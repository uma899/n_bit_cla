==> flow/design.v <==
module CLA_add #(parameter N = 4) (
    input [N-1:0] A, B,
    input clk, reset,
    output [N:0] sum
);
    wire [N-1:0] p, g;
    wire [N-1:0] g_wireOut;
    wire [N:0] p_wireOut;
    assign p_wireOut[N] = 1'b0;
    wire [N:0] c;
    wire [N:0] sum_in;
    assign c[0] = 1'b0;
    wire [N-1:0] a, b;
    stage_register #(.N(N)) s1_A(
        .data_in(A),
        .clk(clk), .reset(reset),
        .data_out(a)
    );
    stage_register #(.N(N)) s1_B(
        .data_in(B),
        .clk(clk), .reset(reset),
        .data_out(b)
    );
    genvar i;
    generate
        for (i = 0; i < N; i = i + 1) begin
            assign p[i] = a[i] ^ b[i];
            assign g[i] = a[i] & b[i];
        end
    endgenerate
    stage_register #(.N(N)) p_reg(
        .data_in(p),
        .clk(clk), .reset(reset),
        .data_out(p_wireOut[N-1:0])
    );
    stage_register #(.N(N)) g_reg(
        .data_in(g),
        .clk(clk), .reset(reset),
        .data_out(g_wireOut)
    );
    generate
        for (i = 1; i < N + 1; i = i + 1) begin
            products_generator #(.N(i)) PG (
                .p(p_wireOut[i-1:0]),
                .g(g_wireOut[i-1:0]),
                .carry_in(c[0]),
                .clk(clk), .reset(reset),
                .cout(c[i])
            );
        end
    endgenerate
    wire [N:0] tempReg1_out, tempReg2_out;
    stage_register #(.N(N+1)) tempReg1(
        .data_in(p_wireOut),
        .clk(clk), .reset(reset),
        .data_out(tempReg1_out)
    );
    stage_register #(.N(N+1)) tempReg2(
        .data_in(tempReg1_out),
        .clk(clk), .reset(reset),
        .data_out(tempReg2_out)
    );
    generate
        for (i = 0; i < N + 1; i = i + 1) begin
            assign sum_in[i] = tempReg2_out[i] ^ c[i];
        end
    endgenerate
    stage_register #(.N(N+1)) s4(
        .data_in(sum_in),
        .clk(clk), .reset(reset),
        .data_out(sum)
    );
endmodule
module products_generator #(parameter N = 4) (
    input [N-1:0] g, p,
    input carry_in,
    input clk, reset,
    output cout
);
    wire [N:0] products;
    wire [N:0] products_wireOut;
    genvar i;
    assign products[0] = g[N-1];
    generate
        for (i = N-1; i > 0; i = i - 1) begin
            assign products[N-i] = g[i-1] & (&p[N-1:i]);    
        end
    endgenerate
    assign products[N] = carry_in & (&p);
    stage_register #(.N(N+1)) s1(
        .data_in(products),
        .clk(clk), .reset(reset),
        .data_out(products_wireOut)
    );
    wire temp = |products_wireOut;
    stage_register #(.N(1)) s3(
        .data_in(temp),
        .clk(clk), .reset(reset),
        .data_out(cout)
    );
endmodule
module stage_register #(parameter N = 64) (
    input [N-1:0] data_in,
    input clk, reset,
    output reg [N-1:0] data_out
);
    always @(posedge clk, posedge reset) begin
        if (reset) data_out <= {N{1'b0}};
        else begin
            data_out <= data_in;
        end
    end
endmodule
-- Tool chain data of CLA_add
Tool output for the design above, in the order of the flow.
Line numbers count from 1 in the design file above.
Operators carry their Yosys type and port widths (W data, S select, Z words).
Cell names lack the library's common part.
Not given: --
- top: CLA_add
- clock input: clk
- library: sky130hd
- library corner: tt_025C_1v80

-- Elaborated design
Yosys after proc, flatten, opt, wreduce and memory -nomap, before mapping. Enables and synchronous resets that opt folds into registers are not counted as muxes. Memory bits, and registers merged into a memory's read port (data or address), are not among the register bits. Print and check cells are not counted. Equal cells are merged and count once.
- noted reduce/logical cells: 6
- noted bitwise gates (word level): 17
- operators by type and width (operator ; number):
    $and A1 B1 Y1 ; 10
    $xor A1 B1 Y1 ; 7
    $reduce_and A2 Y1 ; 2
    $reduce_or A4 Y1 ; 1
    $reduce_and A3 Y1 ; 1
    $reduce_or A3 Y1 ; 1
    $reduce_or A2 Y1 ; 1
- noted word-level cells: 38
- bits of input ports: 10
- output and inout port bits at 5
- register bits: 43

-- Longest topological paths
Longest topological path by Yosys (ltp), each cell counted once; first at word level (registers and memories cut), then after technology mapping (sequential cells cut; the memories' decode and read muxes count).
- depth in word-level cells: 2
- noted ABC_AREA: 1
- gate-level depth with buffers: 3
- depth with buffers taken out at 3

-- Netlist
The flow's flattened synthesis, as Yosys stat reports it; memories are mapped. The netlist is that of the ABC_AREA named above (0 if unset); the other value can give another one.
- cells by type (type ; number ; area in all (sq um)):
    dfrtp_1 ; 43 ; 1.08E+03
    ha_1 ; 4 ; 50.048
    inv_1 ; 10 ; 37.536
    nor2_1 ; 10 ; 37.536
    nand2_1 ; 8 ; 30.029
    nand3_2 ; 1 ; 10.01
    nor2_2 ; 1 ; 6.256
    or2_1 ; 1 ; 6.256
- buffer cells at 0
- noted area of sequential cells: 1076.0 sq um
- flip-flops: 43
- cell count at 78
- cell area after synthesis: 1253.7 sq um

-- Timing after synthesis
Source: OpenSTA report_checks on the synthesized netlist (no wires, ideal clock, input and output delay 20% of the period each), path of least setup slack; recovery checks are left aside. Register names are those of the netlist, which keeps one name where synthesis merged equal registers.
- path kind: reg2reg
- from: register s1_A.data_out[0]
- to: register p_reg.data_out[0]
- stages on the path: 2
- arrival time at 0.611 ns
- library setup time at 0.126 ns
- data required time at 1.244 ns
- path buffers at 0
- noted time at the first pin: 0.000 ns
- period: 1.37 ns
- path delay at 0.737 ns
- path slack: 0.633 ns
- synthesis period reached at 0.737 ns
"path delay" is the arrival time less input delay plus setup time.
"stages on the path" counts driving pins, that of a launching flip-flop among them; a cell with two outputs on the path counts twice.
"synthesis period reached" is the clock period less the worst setup slack; recovery checks do not enter. This is arithmetic on one report: input and output delays are still those of the set period (20% each).
Between the ends stands the longest chain of elaborated cells between them, by number of cells; it is not shown to be the way that was timed. Of several equally long chains one is given.
Each line given opens the expression or statement behind the cell; cells for indexed reads and writes are added by Yosys, which also makes memories of some case tables.
- path through: dfrtp_1 ha_1
- length of the longest elaborated chain: 1
- elaborated cells on any way between the ends: 1
- noted RTL lines with such cells: 1
- classes of those cells: logic (1)
- ends and longest elaborated chain, post-synthesis (element ; line ; RTL):
    from (decl) ; 105 ; output reg [N-1:0] data_out
    from (assign) ; 108 ; if (reset) data_out <= {N{1'b0}};
    from (assign) ; 110 ; data_out <= data_in;
    $xor A1 B1 Y1 ; 27 ; assign p[i] = a[i] ^ b[i];
    to (assign) ; 108 ;
    to (assign) ; 110 ;
    to (decl) ; 105 ;

-- Worst path after layout
Path of least setup slack in the final report of job 1 (OpenROAD, finished layout, wires in). Where an end is a register, its clock arrival counts in the times.
- path kind: reg2out
- from: register s4.data_out[3]
- to: output sum[3]
- period: 0.635 ns
- stages on the path: 2
- noted time at the first pin: 0.29 ns
- data required time at 0.51 ns
- path buffers at 1
- path slack: -0.27 ns
- arrival time at 0.78 ns
- noted output delay: 0.13 ns
- path through: dfrtp_1 buf_2
- length of the longest elaborated chain: 0
- elaborated cells on any way between the ends: 0
- noted RTL lines with such cells: 0
- ends and longest elaborated chain, post-layout (element ; line ; RTL):
    from (decl) ; 105 ; output reg [N-1:0] data_out
    from (assign) ; 108 ; if (reset) data_out <= {N{1'b0}};
    from (assign) ; 110 ; data_out <= data_in;
    to (decl) ; 4 ; output [N:0] sum

## Implementation results

Module CLA_add, platform sky130hd: 2 stored runs of the flow (Yosys, OpenROAD) with differing settings, in no particular order. Input and output delays are each 20% of the period that was set; the output load is 0.01 pF.
"achieved clock period" means the clock period less the worst setup slack. The figure is calculated, with input and output delays left at 20% of the set period.
"worst setup path time" = time allowed to the worst setup path (clock period - input delay - output delay, where it has them) - its slack; a late launch clock adds to it, a late capture clock takes from it.
By "total power after layout" is meant OpenSTA's value without simulated activity: inputs other than the clock are taken to toggle once in ten clock periods, and the tool carries that through the logic.

Job 1
Settings were period_ns = 0.635; CORE_UTILIZATION = 33; CELL_PAD_IN_SITES_GLOBAL_PLACEMENT = 2; CELL_PAD_IN_SITES_DETAIL_PLACEMENT = 0; ABC_AREA = 1; GPL_ROUTABILITY_DRIVEN = 1; CTS_CLUSTER_DIAMETER = 301; CAP_MARGIN = 20; CORE_MARGIN = 2; SLEW_MARGIN = 20
- cell area after synthesis at 1253.7 sq um
- noted the area inside the die boundary: 4307.9 sq um
- standard-cell area after routing at 1626.6 sq um
- worst setup slack after layout at -0.268 ns
- post-route setup TNS at -1.931 ns
- total power after layout: 5.150 mW
- achieved clock period at 0.903 ns
- worst setup path time: 0.78 ns
- critical path type: reg2out

Job 2
Settings were period_ns = 1.31; CORE_UTILIZATION = 41; SETUP_SLACK_MARGIN = 0.22; CORE_ASPECT_RATIO = 2.0; CORE_MARGIN = 4; TNS_END_PERCENT = 30; CTS_CLUSTER_SIZE = 58; MIN_ROUTING_LAYER = met1; MAX_ROUTING_LAYER = met4; CAP_MARGIN = 20; SLEW_MARGIN = 20
- cell area after synthesis at 1216.2 sq um
- noted the area inside the die boundary: 3954.3 sq um
- standard-cell area after routing at 1493.9 sq um
- worst setup slack after layout at 0.181 ns
- post-route setup TNS at 0.000 ns
- total power after layout: 2.368 mW
- achieved clock period at 1.129 ns
- worst setup path time: 0.87 ns
- critical path type: reg2out
